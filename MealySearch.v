==> flow/design.v <==
module Mealy(reset , ACK , START , A0,A1,A2,A3,A4,A5,A6,A7,A8,A9 ,location,clk,Done2,counter2);
input  [6:0] A0,A1,A2,A3,A4,A5,A6,A7,A8,A9 ;
input reset , ACK , START , clk;
output [3:0] location;
output Done2;
output [6:0] counter2;
reg [3:0] location,i;
reg [1:0] state;
reg [6:0] Ain [9:0];
reg [6:0] counter2;
  parameter INITIAL  =3'b00;
  parameter  hold    =3'b01;
  parameter compute  =3'b10;
  parameter Done     =3'b11;
  always @(posedge clk or  posedge reset) 
  begin  : CU_DU
    if (reset)
       begin
	      state<= INITIAL;
       end
    else
      begin
        case (state)
	        INITIAL: 
             begin
                i<=3'b1;
                location<=4'b0;
                counter2<=7'b0;
                Ain[0]<=A0;
             	  Ain[1]<=A1;
                Ain[2]<=A2;
                Ain[3]<=A3;
                Ain[4]<=A4;
                Ain[5]<=A5;
                Ain[6]<=A6;
                Ain[7]<=A7;
                Ain[8]<=A8;
                Ain[9]<=A9;
                if(START)
                  state<= hold;
              end
 			hold:
                begin 
                  counter2<=counter2+1;
                  state <= compute;
               end
                    compute:
                    begin  
                    counter2<=counter2+1;
                      if(i>=0 && i<=9)
                        begin  
                         state<=hold;
                       if(location==0)
                          begin  
                           if(Ain[location]<Ain[i])
                             i<=i+1;
                           else
                             begin 
                             location<=location+1;
                             i<=i+1;
                             end  
                          end  
                       else if(location>0 && location<9)
                       begin  
                          if(i==9)
                          begin  
                             if(Ain[location]<Ain[9])
                                i<=location-1;
                             else 
                                location<=location+1;
                          end 
                          else
                          begin 
                             if(location<i)
                                begin  
                                   if(Ain[location]<Ain[i])
                                       i<=i+1;
                                   else
                                   begin  
                                      location<=location+1;
                                      i<=location+2;
                                   end  
                             end  
                             else
                             begin  
                               if(Ain[location]>Ain[i])
                                 i<=i-1;
                               else
                                begin 
                                  if(location<8)
                                   begin 
                                     i<=location+2;
                                     location<=location+1;
                                   end  
                                   else
                                   begin  
                                    i<=location;
                                    location<=location+1;
                                   end  
                                end  
                             end  
                          end  
                       end  
                       else
                         begin  
                           if(Ain[location]>Ain[i])
                             i<=i-1;
                           else
                           begin 
                              location<=15;
                              i<=i+2;
                           end 
                         end  
                         end  
                    else
                      state<=Done;                                                                            
                    end 
                   Done:
                begin
                  if(ACK)
                    state<=INITIAL;
                end
               endcase     
      end
   end
              assign Done2 = (state==Done);
endmodule
* Step by step through the tools: Mealy
The steps from the RTL of Mealy to its reports follow in flow order.
Lines are those of the file above, counted from 1.
The mark - stands for no value.
- Top module :: Mealy
- Clock input :: clk
- Standard-cell library :: sky130hd
- Corner :: tt_025C_1v80

* Word-level counts
Counts by Yosys on the flattened word-level netlist (proc, flatten, opt, wreduce). Print and check cells are left out. Cells with the same type and inputs are merged into one.
- Bits of input ports :: 74
- Output and inout bits :: 12
- Flip-flop bits (word level) :: 87
- Word-level cells :: 150
- Eq/ne operators :: 30
- Reduce/logical cells :: 14
- Bitwise operators :: 1
- $lt $le $gt $ge :: 11
- $add $sub $neg :: 7
- Mux-type cells :: 73
** Operators by type and width (number)
- 7-bit two-way mux :: 43
- 7-bit case mux with 9-bit select :: 2
- 4-bit two-way mux :: 20
- 7-bit case mux with 10-bit select :: 1
- 4-bit by 3-bit equality test with 1-bit output with constant B :: 8
- 7-bit < comparator :: 3
- 4-bit by 2-bit equality test with 1-bit output with constant B :: 4
- 4-bit equality test with constant B :: 4
- 4-bit case mux with 2-bit select :: 2
- 7-bit > comparator :: 2
- 7-bit case mux with 2-bit select :: 1
- 6-bit inequality test with constant B :: 2
- 5-bit inequality test with constant B :: 2
- 4-bit by 1-bit adder with 4-bit output with constant B :: 2
- 4-bit by 1-bit subtractor with 4-bit output with constant B :: 2
- 4-bit by 1-bit equality test with 1-bit output with constant B :: 2
- 4-bit by 2-bit adder with 4-bit output with constant B :: 2
- 4-bit < comparator with constant B :: 2
- 4-bit zero test :: 2
- 8-bit AND reduction :: 1
- 2-bit case mux with 4-bit select :: 1
- 7-bit by 1-bit adder with 7-bit output with constant B :: 1
- 2-bit inequality test with constant B :: 3
- 2-bit two-way mux :: 3
- 2-bit equality test with constant B :: 2
- 2-bit AND reduction :: 2
- 2-bit nonzero test :: 2
- 4-bit by 1-bit >= comparator with 1-bit output with constant B :: 1
Not listed: further kinds 13, cells in them 14.

* Logic depth
Depth = most cells in a row (Yosys ltp): at word level without a register or memory, in the mapped netlist without a sequential cell, where the memories' decode and read muxes count.
- Depth after elaboration :: 16
- ABC_AREA :: 0
- Mapped depth :: 18
- Mapped depth without buffers :: 16

* Synthesis result
The flow's flattened synthesis, as Yosys stat reports it; memories are mapped. The netlist is that of the ABC_AREA named above (0 if unset); the other value can give another one.
- Sequential area :: 2653.8 µm²
- Flip-flop cells :: 89
- Buffers :: 24
- Mapped cells :: 478
- Synthesis area :: 5391.4 µm²
** Cell types
- sky130_fd_sc_hd__edfxtp_1 :: number 85, total area 2.55E+03 µm²
- sky130_fd_sc_hd__ha_1 :: number 45, total area 563.04 µm²
- sky130_fd_sc_hd__a21oi_1 :: number 33, total area 165.158 µm²
- sky130_fd_sc_hd__a221oi_1 :: number 18, total area 157.651 µm²
- sky130_fd_sc_hd__a22oi_1 :: number 20, total area 150.144 µm²
- sky130_fd_sc_hd__nand2_1 :: number 31, total area 116.362 µm²
- sky130_fd_sc_hd__nor2_1 :: number 31, total area 116.362 µm²
- sky130_fd_sc_hd__inv_1 :: number 26, total area 97.594 µm²
- sky130_fd_sc_hd__a222oi_1 :: number 8, total area 80.077 µm²
- sky130_fd_sc_hd__dfrtp_1 :: number 3, total area 75.072 µm²
- sky130_fd_sc_hd__nand3_1 :: number 15, total area 75.072 µm²
- sky130_fd_sc_hd__a31oi_1 :: number 10, total area 62.56 µm²
- sky130_fd_sc_hd__a22o_1 :: number 7, total area 61.309 µm²
- sky130_fd_sc_hd__a221o_1 :: number 6, total area 60.058 µm²
- sky130_fd_sc_hd__mux2i_1 :: number 6, total area 60.058 µm²
- sky130_fd_sc_hd__o21ai_0 :: number 12, total area 60.058 µm²
- sky130_fd_sc_hd__mux2_2 :: number 5, total area 56.304 µm²
- sky130_fd_sc_hd__clkbuf_1 :: number 14, total area 52.55 µm²
Not listed: further types 48, cells in them 103.

* Timing after synthesis
OpenSTA on the mapped netlist: ideal clock, no wires. The path of least setup slack (recovery checks aside). Input and output delay are each 20% of the period. Register names are those of the netlist, which keeps one name where synthesis merged equal registers.
- Path kind :: in2reg
- Start :: in reset
- End :: reg Ain[0][0]
- External input delay :: 0.976 ns
- Launch time at the first pin :: 0.976 ns
- Setup slack :: 0.474 ns
- Period :: 4.88 ns
- Data arrival time :: 3.907 ns
- Data required time :: 4.381 ns
- Driving pins on the path :: 1
- Delay of the path :: 3.430 ns
- Path buffers :: 0
- Setup time :: 0.499 ns
- Synthesis period reached :: 4.406 ns
"delay of the path" = arrival - input delay + setup time.
"driving pins on the path" counts driving pins, that of a launching flip-flop among them; a cell with two outputs on the path counts twice.
"synthesis period reached" = period - worst setup slack (recovery checks aside). The figure is calculated, with input and output delays left at 20% of the set period.
Between the ends stands the longest chain of elaborated cells between them, by number of cells; it is not shown to be the way that was timed. Of several equally long chains one is given.
A line is the first line of the expression or statement that the cell stems from. Yosys adds cells for indexed reads and writes and turns some case tables into memories.
- Cells stage by stage :: sky130_fd_sc_hd__nor2_1
- Cells in the longest elaborated chain :: 2
- Elaborated cells on any way between the ends :: 2
- Source lines of those cells :: 0
- Classes of those cells :: 1 x logic; 1 x reduce/logical
** RTL lines, path post-synthesis
- from (decl) :: RTL line 3 : input reset , ACK , START , clk;
- 1-bit inverter
- 2-bit AND reduction
- to (assign) :: RTL line 29 : Ain[0]<=A0;
- to (decl) :: RTL line 9 : reg [6:0] Ain [9:0];

* Path in the finished layout
Path of least setup slack in the final report of run 1 (OpenROAD, finished layout, wires in). Where an end is a register, its clock arrival counts in the times.
- Path kind :: reg2reg
- Start :: reg location[1]
- End :: reg location[1]
- Data required time :: 5.70 ns
- Setup slack :: 0.96 ns
- Launch time at the first pin :: 0.36 ns
- Driving pins on the path :: 15
- Path buffers :: 0
- Setup time :: 0.33 ns
- Data arrival time :: 4.74 ns
- Period :: 5.67 ns
Between the ends stands the longest chain of elaborated cells between them, by number of cells; it is not shown to be the way that was timed. Of several equally long chains one is given.
A register here has more assigning lines than the two given.
Only ways into the end's enable, where the timed path ends, are counted here.
- Cells stage by stage :: sky130_fd_sc_hd__edfxtp_1 sky130_fd_sc_hd__inv_1 sky130_fd_sc_hd__ha_1 sky130_fd_sc_hd__o22ai_1 sky130_fd_sc_hd__o21a_2 sky130_fd_sc_hd__a32oi_1 sky130_fd_sc_hd__ha_1 sky130_fd_sc_hd__inv_1 sky130_fd_sc_hd__a21oi_1 sky130_fd_sc_hd__o211a_1 sky130_fd_sc_hd__nor2_1 sky130_fd_sc_hd__o32ai_2 sky130_fd_sc_hd__a21oi_2 sky130_fd_sc_hd__a221o_1 sky130_fd_sc_hd__nor3_2
- Cells in the longest elaborated chain :: 11
- Elaborated cells on any way between the ends :: 69
- Classes of those cells :: 8 x compare; 14 x eq/ne; 44 x mux; 3 x reduce/logical
** RTL lines, path after layout
- from (decl) :: RTL line 4 : output [3:0] location;
- from (assign) :: RTL line 59 : location<=location+1;
- from (assign) :: RTL line 70 : location<=location+1;
- 4-bit equality test :: RTL line 76 : if(Ain[location]<Ain[i])
- 7-bit case mux with 9-bit select :: RTL line 76
- 7-bit two-way mux :: RTL line 74 : if(location<i)
- 7-bit two-way mux :: RTL line 65 : if(i==9)
- 7-bit two-way mux :: RTL line 63 : else if(location>0 && location<9)
- 7-bit two-way mux :: RTL line 53 : if(location==0)
- 7-bit two-way mux :: RTL line 50 : if(i>=0 && i<=9)
- 7-bit two-way mux :: RTL line 23 : case (state)
- 7-bit < comparator :: RTL line 76
- 6-bit inequality test
- 8-bit AND reduction
- to (assign) :: RTL line 70
- to (assign) :: RTL line 80 : location<=location+1;
- to (decl) :: RTL line 4

Memo
Re: implementation data of Mealy

Flow measurements of Mealy on sky130hd: 2 stored runs with different settings, listed in no order. Input and output delays are each 20% of the period that was set; the output load is 0.01 pF.
"period achieved": clock period set for the run, less the worst setup slack. It is reckoned from that one timing run; input and output delays stay at 20% of the period that was set.

** Run 1
- Settings :: period_ns=5.67; CORE_UTILIZATION=15; CELL_PAD_IN_SITES_GLOBAL_PLACEMENT=2; TNS_END_PERCENT=35; GPL_TIMING_DRIVEN=1; CTS_CLUSTER_SIZE=30; MIN_ROUTING_LAYER=met1; CAP_MARGIN=20; CORE_MARGIN=2; SLEW_MARGIN=20
- Worst-case hold slack :: 0.392 ns
- Period achieved :: 4.713 ns
- Die footprint :: 37,475.2 µm²
- Post-layout utilization :: 0.198
- Synthesis area :: 5,391.4 µm²
- Setup slack of the worst path :: 0.957 ns
- Total negative setup slack :: 0.000 ns

** Run 2
- Settings :: period_ns=3.72; CORE_UTILIZATION=54; SETUP_SLACK_MARGIN=0.22; CORE_MARGIN=7; CELL_PAD_IN_SITES_GLOBAL_PLACEMENT=0; TNS_END_PERCENT=10; ABC_AREA=1; CTS_CLUSTER_SIZE=57; CAP_MARGIN=20; SLEW_MARGIN=20
- Worst-case hold slack :: 0.395 ns
- Period achieved :: 3.607 ns
- Die footprint :: 13,568.8 µm²
- Post-layout utilization :: 0.753
- Synthesis area :: 5,671.7 µm²
- Setup slack of the worst path :: 0.113 ns
- Total negative setup slack :: 0.000 ns
